==> flow/design.v <==
`timescale 1ns / 1ps
`default_nettype none
module alu(
	input  wire			sysclk,
	input  wire			a12,
	input  wire			m12,
	input  wire			x12,
	input  wire			poc,
	inout  wire	[3:0]	data,
	output wire			acc_0,
	output wire			add_0,
	output reg			cy_1,
	input  wire			cma,
	input  wire			write_acc_1,
	input  wire			write_carry_2,
	input  wire			read_acc_3,
	input  wire			add_group_4,
	input  wire			inc_group_5,
	input  wire			sub_group_6,
	input  wire			ior,
	input  wire			iow,
	input  wire			ral,
	input  wire			rar,
	input  wire			ope_n,
	input  wire			daa,
	input  wire			dcl,
	input  wire			inc_isz,
	input  wire			kbp,
	input  wire			o_ib,
	input  wire			tcs,
	input  wire			xch,
	input  wire			n0342,
	input  wire			x21_clk2,
	input  wire			x31_clk2,
	input  wire			com_n,
	output wire			cmram0,
	output wire			cmram1,
	output wire			cmram2,
	output wire			cmram3,
	output wire			cmrom
	);
	reg [3:0]	acc;
	reg 		cy;
	wire n0854		= ~(~x12);
	wire n0351		= ~(x21_clk2 | ~dcl);
	wire n0415		= ~(x21_clk2 | ope_n);
	wire add_ib		= ~(x31_clk2 | ~inc_isz);
	wire cy_ib		= ~(x31_clk2 | ~iow);
	wire acb_ib		= ~((x31_clk2 | ~xch) & (x21_clk2 | ~iow));
	wire n0477		= ~((~x31_clk2 & ~ior) | (a12 & ior));
	wire adc_cy		= ~(write_carry_2 | n0477);
	wire add_acc	= ~(write_acc_1 | n0477);
	wire adsr		= ~(x31_clk2 | ~rar);
	wire adsl		= ~(x31_clk2 | ~ral);
	wire acc_adac	= ~(~cma | n0342);
	wire acc_ada	= ~(read_acc_3 | n0342);
	wire cy_ada		= ~(add_group_4 | n0342);
	wire cy_adac	= ~(sub_group_6 | n0342);
	reg [3:0] tmp;					 
	always @(posedge sysclk) begin
		if (~n0342)
			tmp <= data;
		if (m12)
			tmp <= 4'b1111;
	end
	reg n0893, n0891, n0889, n0887;	 
	always @(posedge sysclk) begin
		if (sub_group_6) begin
			n0887 <=  tmp[0];
			n0889 <= ~tmp[1];
			n0891 <=  tmp[2];
			n0893 <= ~tmp[3];
		end
		if (~(sub_group_6 | m12)) begin
			n0887 <= ~tmp[0];
			n0889 <=  tmp[1];
			n0891 <= ~tmp[2];
			n0893 <=  tmp[3];
		end
	end
	reg n0873, n0872, n0871, n0870;
	always @(posedge sysclk) begin
		if (m12)
			{n0873, n0872, n0871, n0870} <= 4'b1010;
		if (acc_ada)
			{n0873, n0872, n0871, n0870} <= acc;
		if (acc_adac)
			{n0873, n0872, n0871, n0870} <= ~acc;
	end
	wire n0546 = ~(inc_group_5 | n0342);
	reg n0550;
	always @(posedge sysclk) begin
		if (m12)		n0550 <= 1'b0;
		if (n0546)		n0550 <= 1'b1;
		if (cy_adac)	n0550 <= ~cy;
		if (cy_ada)		n0550 <= cy;
	end
	wire n0911 = ~(n0550 ? (n0887 | n0870) : (n0887 & n0870));
	wire n0553 = n0911;
	wire n0912 = ~(n0553 ? (n0889 | n0871) : (n0889 & n0871));
	wire n0556 = n0912;
	wire n0913 = ~(n0556 ? (n0891 | n0872) : (n0891 & n0872));
	wire n0559 = n0913;
	wire n0914 = ~(n0559 ? (n0893 | n0873) : (n0893 & n0873));
	wire n0861 = n0914;
	wire n0877 = ~((n0893 & n0559 & n0873) | (n0861 & (n0893 | n0873 | n0559)));
	wire n0878 = ~((n0877 & n0550 & n0870) | (n0553 & (n0887 | n0870 | n0550)));
	wire n0875 = ~((n0889 & n0553 & n0871) | (n0556 & (n0889 | n0871 | n0553)));
	wire n0879 = ~((n0891 & n0556 & n0872) | (n0559 & (n0891 | n0872 | n0556)));
	wire n0846 = ~n0878;
	wire n0847 =  n0875;
	wire n0848 = ~n0879;
	wire n0514 =  n0877;
	reg [3:0] acc_out;					 
	wire n0803 = ~((acc_out[3] & (acc_out[2] | acc_out[1])) | cy_1);
	wire n0403 = ~(~daa | n0803);
	wire [3:0] acc_in = {n0514, n0848, n0847, n0846};
	always @(posedge sysclk) begin
		if (adsr)
			{acc, cy} <= {cy_1, acc_in};
		if (add_acc)
			acc <= acc_in;
		if (adsl)
			{cy, acc} <= {acc_in, cy_1};
		if (adc_cy)
			cy <= n0861;
		if (n0403 & n0415)
			cy <= 1'b1;
	end
	always @(posedge sysclk) begin
		if (n0854) begin
			cy_1 <= cy;
			acc_out <= acc;
		end
	end
	assign acc_0 = ~|acc_out;
	assign add_0 = ~|acc_in;
	wire n0378 = ~((daa & n0803) | o_ib);
	wire n0345 =  kbp & (acc_out == 4'b1000);
	wire n0354 =  kbp & (acc_out == 4'b0100);
	wire n0363 =  kbp & (acc_out == 4'b0010);
	wire n0370 =  kbp & (acc_out == 4'b0001);
	wire n0377 = (kbp & (acc_out == 4'b0000)) | ~n0378;
	wire n0358 = ~(n0345 | n0354 | n0363 | n0370 | n0377 |       n0403);
	wire n0366 = ~(        n0354 | n0363 | n0370 | n0377 | tcs        );
	wire n0359 = ~(n0345 |                 n0370 | n0377 | tcs        );
	wire n0357 = ~(n0345 |         n0363 |         n0377 |       n0403);
	reg [3:0] dout;
	always @(*) begin
		dout = 4'bzzzz;
		if (acb_ib)
			dout = acc_out;
		if (add_ib)
			dout = acc_in;
		if (cy_ib)
			dout = {3'bxxx, cy_1};
		if (n0415)
			dout = {n0358, n0366, n0359, n0357};
	end
	assign data = dout;
	wire n0355 = ~acc_out[2];
	wire n0364 = ~acc_out[1];
	wire n0371 = ~acc_out[0];
	reg n0749, n0750, n0751;
	always @(posedge sysclk) begin
		if (poc) begin
			n0749 <= 1'b1;
			n0750 <= 1'b1;
			n0751 <= 1'b1;
		end
		else begin
			if (n0351) begin
				n0749 <= n0355;
				n0750 <= n0364;
				n0751 <= n0371;
			end
		end
	end
	assign cmram3 = ~(com_n | n0749);
	assign cmram2 = ~(com_n | n0750);
	assign cmram1 = ~(com_n | n0751);
	assign cmram0 = ~(com_n | ~n0749 | ~n0750 | ~n0751);
	assign cmrom  = ~(com_n | poc);
endmodule
# --- Reports on alu ---
# What the tools print for alu, step after step.
# Line numbers count from 1 in the design file above.
# Library cell names are shortened.
setup:
  top: "alu"
  clk_port: "sysclk"
  cell_library: "sky130hd"
  corner: "tt_025C_1v80"

# --- Word-level counts ---
# Source: Yosys, flattened and elaborated, memories not mapped. Widths are those after wreduce. Registers that Yosys merges into a memory's read port (data or address) are not register bits. Print and check cells do not count. Equal cells are merged and count once.
word_totals:
  input_bits: 28
  register_bits: 26
  output_inout_bits: 12
  word_cells: 190
classes:
  mux: 35
  equal: 9
  reduce_logical: 5
  logic: 124
op_table:
  columns: ["op", "count"]
  rows:
  - ["OR 1 bit", 56]
  - ["inverter 1 bit", 40]
  - ["two-way mux 1 bit", 28]
  - ["two-way mux 4 bit", 7]
  - ["bitwise AND 1 bit", 27]
  - ["inequality test 3 bit (second input constant)", 3]
  - ["OR reduction 4 bit", 2]
  - ["== test 4 x 1 -> 1 bit (second input constant)", 1]
  - ["== test 4 x 2 -> 1 bit (second input constant)", 1]
  - ["== test 4 x 3 -> 1 bit (second input constant)", 1]
  - ["== test 4 bit (second input constant)", 1]
  - ["inequality test 4 bit (second input constant)", 1]
  - ["inverter 4 bit", 1]
  - ["logical NOT 4 bit", 1]
  - ["logical NOT 1 bit", 2]
  - ["inequality test 2 bit (second input constant)", 1]

# --- Longest topological paths ---
# Depth = most cells in a row (Yosys ltp): at word level without a register or memory, in the mapped netlist without a sequential cell, where the memories' decode and read muxes count.
depth:
  word_depth: 15
  ABC_AREA: 0
  depth_mapped: 6
  mapped_depth_nobuf: 5

# --- Synthesis result ---
# Source: synth_stat.txt of the flow (Yosys; design flattened, memories mapped). It holds for the ABC_AREA given above (unset counts as 0); a run with the other value may have another netlist.
mapped:
  buf_cells: 6
  area_um2: 1682.9
  flip_flops: 26
  cell_count: 182
types:
  columns: ["cell_type", "count", "area_total_um2"]
  rows:
  - ["edfxtp_1", 18, 540.518]
  - ["dfxtp_1", 8, 160.154]
  - ["nor2_1", 24, 90.086]
  - ["xnor2_1", 7, 61.309]
  - ["nand2_1", 14, 52.55]
  - ["nand2b_1", 8, 50.048]
  - ["a31oi_1", 7, 43.792]
  - ["a21oi_1", 8, 40.038]
  - ["o21ai_0", 8, 40.038]
  - ["a211o_1", 4, 35.034]
  - ["xor2_1", 4, 35.034]
  - ["a211oi_2", 2, 25.024]
  - ["nor2b_1", 4, 25.024]
  - ["nor3_1", 5, 25.024]
  - ["or2_2", 4, 25.024]
  - ["or3_1", 4, 25.024]
  - ["nor3b_1", 3, 22.522]
  - ["o211ai_4", 1, 21.27]
# Other cell types: 31; their cells: 49.

# --- Worst setup path after synthesis ---
# Path of least setup slack by OpenSTA after synthesis, without wires, with an ideal clock, recovery checks aside; 20% of the period is set as input and as output delay. Where synthesis merged equal registers, the netlist keeps one of their names.
synth_timing:
  kind: "reg2out"
  from: "register n0550"
  to: "output add_0"
  arrival_time_ps: 1736
  t_first_pin_ps: 0
  clock_period_ps: 2240
  path_slack_ps: 56
  out_delay_ps: 448
  t_required_ps: 1792
  stages: 5
  delay_ps: 1736
  n_path_buf: 0
  synth_period_reached_ps: 2184
# "delay_ps" is the arrival time less input delay plus setup time.
# At an output port there is no setup time.
# "stages" counts driving pins, that of a launching flip-flop among them; a cell with two outputs on the path counts twice.
# "synth_period_reached_ps" is the clock period less the worst setup slack; recovery checks do not enter. This is arithmetic on one report: input and output delays are still those of the set period (20% each).
# Between the ends stands the longest chain of elaborated cells between them, by number of cells; it is not shown to be the way that was timed. Of several equally long chains one is given.
# Each line given opens the expression or statement behind the cell; cells for indexed reads and writes are added by Yosys, which also makes memories of some case tables.
# A register here has more assigning lines than the two given.
synth_via:
  path_cell_list: "edfxtp_1 -> maj3_4 -> a211oi_2 -> o211ai_2 -> a2111oi_2"
  elab_chain_cells: 13
  cells_between: 32
  cone_classes: "4 x mux; 26 x logic; 2 x reduce/logical"
synth_rtl:
  columns: ["element", "line", "text"]
  rows:
  - ["from (decl)", 91, "reg n0550;"]
  - ["from (assign)", 95, "if (cy_adac) n0550 <= ~cy;"]
  - ["from (assign)", 96, "if (cy_ada) n0550 <= cy;"]
  - ["two-way mux 1 bit", 98, "wire n0911 = ~(n0550 ? (n0887 | n0870) : (n0887 & n0870));"]
  - ["two-way mux 1 bit", 100, "wire n0912 = ~(n0553 ? (n0889 | n0871) : (n0889 & n0871));"]
  - ["two-way mux 1 bit", 102, "wire n0913 = ~(n0556 ? (n0891 | n0872) : (n0891 & n0872));"]
  - ["inverter 1 bit", 102, null]
  - ["bitwise AND 1 bit x2", 106, "wire n0877 = ~((n0893 & n0559 & n0873) | (n0861 & (n0893 | n0873 | n0559)));"]
  - ["OR 1 bit", 106, null]
  - ["inverter 1 bit", 106, null]
  - ["bitwise AND 1 bit x2", 107, "wire n0878 = ~((n0877 & n0550 & n0870) | (n0553 & (n0887 | n0870 | n0550)));"]
  - ["OR 1 bit", 107, null]
  - ["OR reduction 4 bit", 137, "assign add_0 = ~|acc_in;"]
  - ["logical NOT 1 bit", 137, null]
  - ["to (decl)", 11, "output wire add_0,"]

# --- Timing after layout ---
# From the final timing report of stored run 1: the path of least setup slack in the routed layout; clock arrival at registers is part of the times.
# The path's times are printed in steps of 10 ps; the period is the one set.
layout_timing:
  kind: "reg2out"
  from: "register n0870"
  to: "output add_0"
  stages: 6
  n_path_buf: 1
  t_first_pin_ps: 270
  arrival_time_ps: 2700
  path_slack_ps: 210
  t_required_ps: 2900
  out_delay_ps: 730
  clock_period_ps: 3630
# Between the ends stands the longest chain of elaborated cells between them, by number of cells; it is not shown to be the way that was timed. Of several equally long chains one is given.
layout_via:
  path_cell_list: "edfxtp_1 -> maj3_4 -> a211oi_2 -> o211ai_2 -> a2111oi_2 -> clkdlybuf4s50_1"
  elab_chain_cells: 14
  cells_between: 34
  cone_classes: "4 x mux; 28 x logic; 2 x reduce/logical"
layout_rtl:
  columns: ["element", "line", "text"]
  rows:
  - ["from (decl)", 81, "reg n0873, n0872, n0871, n0870;"]
  - ["bitwise AND 1 bit", 98, "wire n0911 = ~(n0550 ? (n0887 | n0870) : (n0887 & n0870));"]
  - ["two-way mux 1 bit", 98, null]
  - ["two-way mux 1 bit", 100, "wire n0912 = ~(n0553 ? (n0889 | n0871) : (n0889 & n0871));"]
  - ["two-way mux 1 bit", 102, "wire n0913 = ~(n0556 ? (n0891 | n0872) : (n0891 & n0872));"]
  - ["inverter 1 bit", 102, null]
  - ["bitwise AND 1 bit x2", 106, "wire n0877 = ~((n0893 & n0559 & n0873) | (n0861 & (n0893 | n0873 | n0559)));"]
  - ["OR 1 bit", 106, null]
  - ["inverter 1 bit", 106, null]
  - ["bitwise AND 1 bit x2", 107, "wire n0878 = ~((n0877 & n0550 & n0870) | (n0553 & (n0887 | n0870 | n0550)));"]
  - ["OR 1 bit", 107, null]
  - ["OR reduction 4 bit", 137, "assign add_0 = ~|acc_in;"]
  - ["logical NOT 1 bit", 137, null]
  - ["to (decl)", 11, "output wire add_0,"]

# Measured data: module alu, platform sky130hd, 2 stored runs of the flow under differing settings, order arbitrary. Input and output delays are each 20% of the period that was set; the output load is 0.01 pF.
# By "achievedPeriod_ps" is meant the clock period of the run minus its worst setup slack. This is arithmetic on one report: input and output delays are still those of the set period (20% each).
runs:
  - name: "stored run 1"
    settings:
      period_ns: 3.63
      CORE_UTILIZATION: 25
      PLACE_DENSITY_LB_ADDON: 0.13
      CELL_PAD_IN_SITES_GLOBAL_PLACEMENT: 1
      ABC_AREA: 0
      GPL_TIMING_DRIVEN: 0
      CTS_CLUSTER_DIAMETER: 291
      MIN_ROUTING_LAYER: "met1"
      MAX_ROUTING_LAYER: "met4"
      CAP_MARGIN: 20
      CORE_MARGIN: 2
      SLEW_MARGIN: 20
    results:
      setup_worst_slack_ps: 208
      tns_ps: 0
      achievedPeriod_ps: 3422
      synthesis_area_um2: 1682.9
      die_area_um2: 7403.7
      fin_hold_ws_ps: 502
      cell_area_final_um2: 2144.6
  - name: "stored run 2"
    settings:
      period_ns: 1.56
      CORE_UTILIZATION: 35
      SETUP_SLACK_MARGIN: -0.06
      PLACE_DENSITY: 0.52
      CORE_ASPECT_RATIO: 0.54
      CELL_PAD_IN_SITES_GLOBAL_PLACEMENT: 3
      CELL_PAD_IN_SITES_DETAIL_PLACEMENT: 1
      CTS_CLUSTER_SIZE: 12
      CTS_CLUSTER_DIAMETER: 105
      CAP_MARGIN: 25
      MAX_ROUTING_LAYER: "met4"
      CORE_MARGIN: 2
      SLEW_MARGIN: 20
    results:
      setup_worst_slack_ps: -1001
      achievedPeriod_ps: 2561
      fin_hold_ws_ps: 523
      synthesis_area_um2: 1682.9
      cell_area_final_um2: 3131.8
      die_area_um2: 5405.4
      tns_ps: -9869
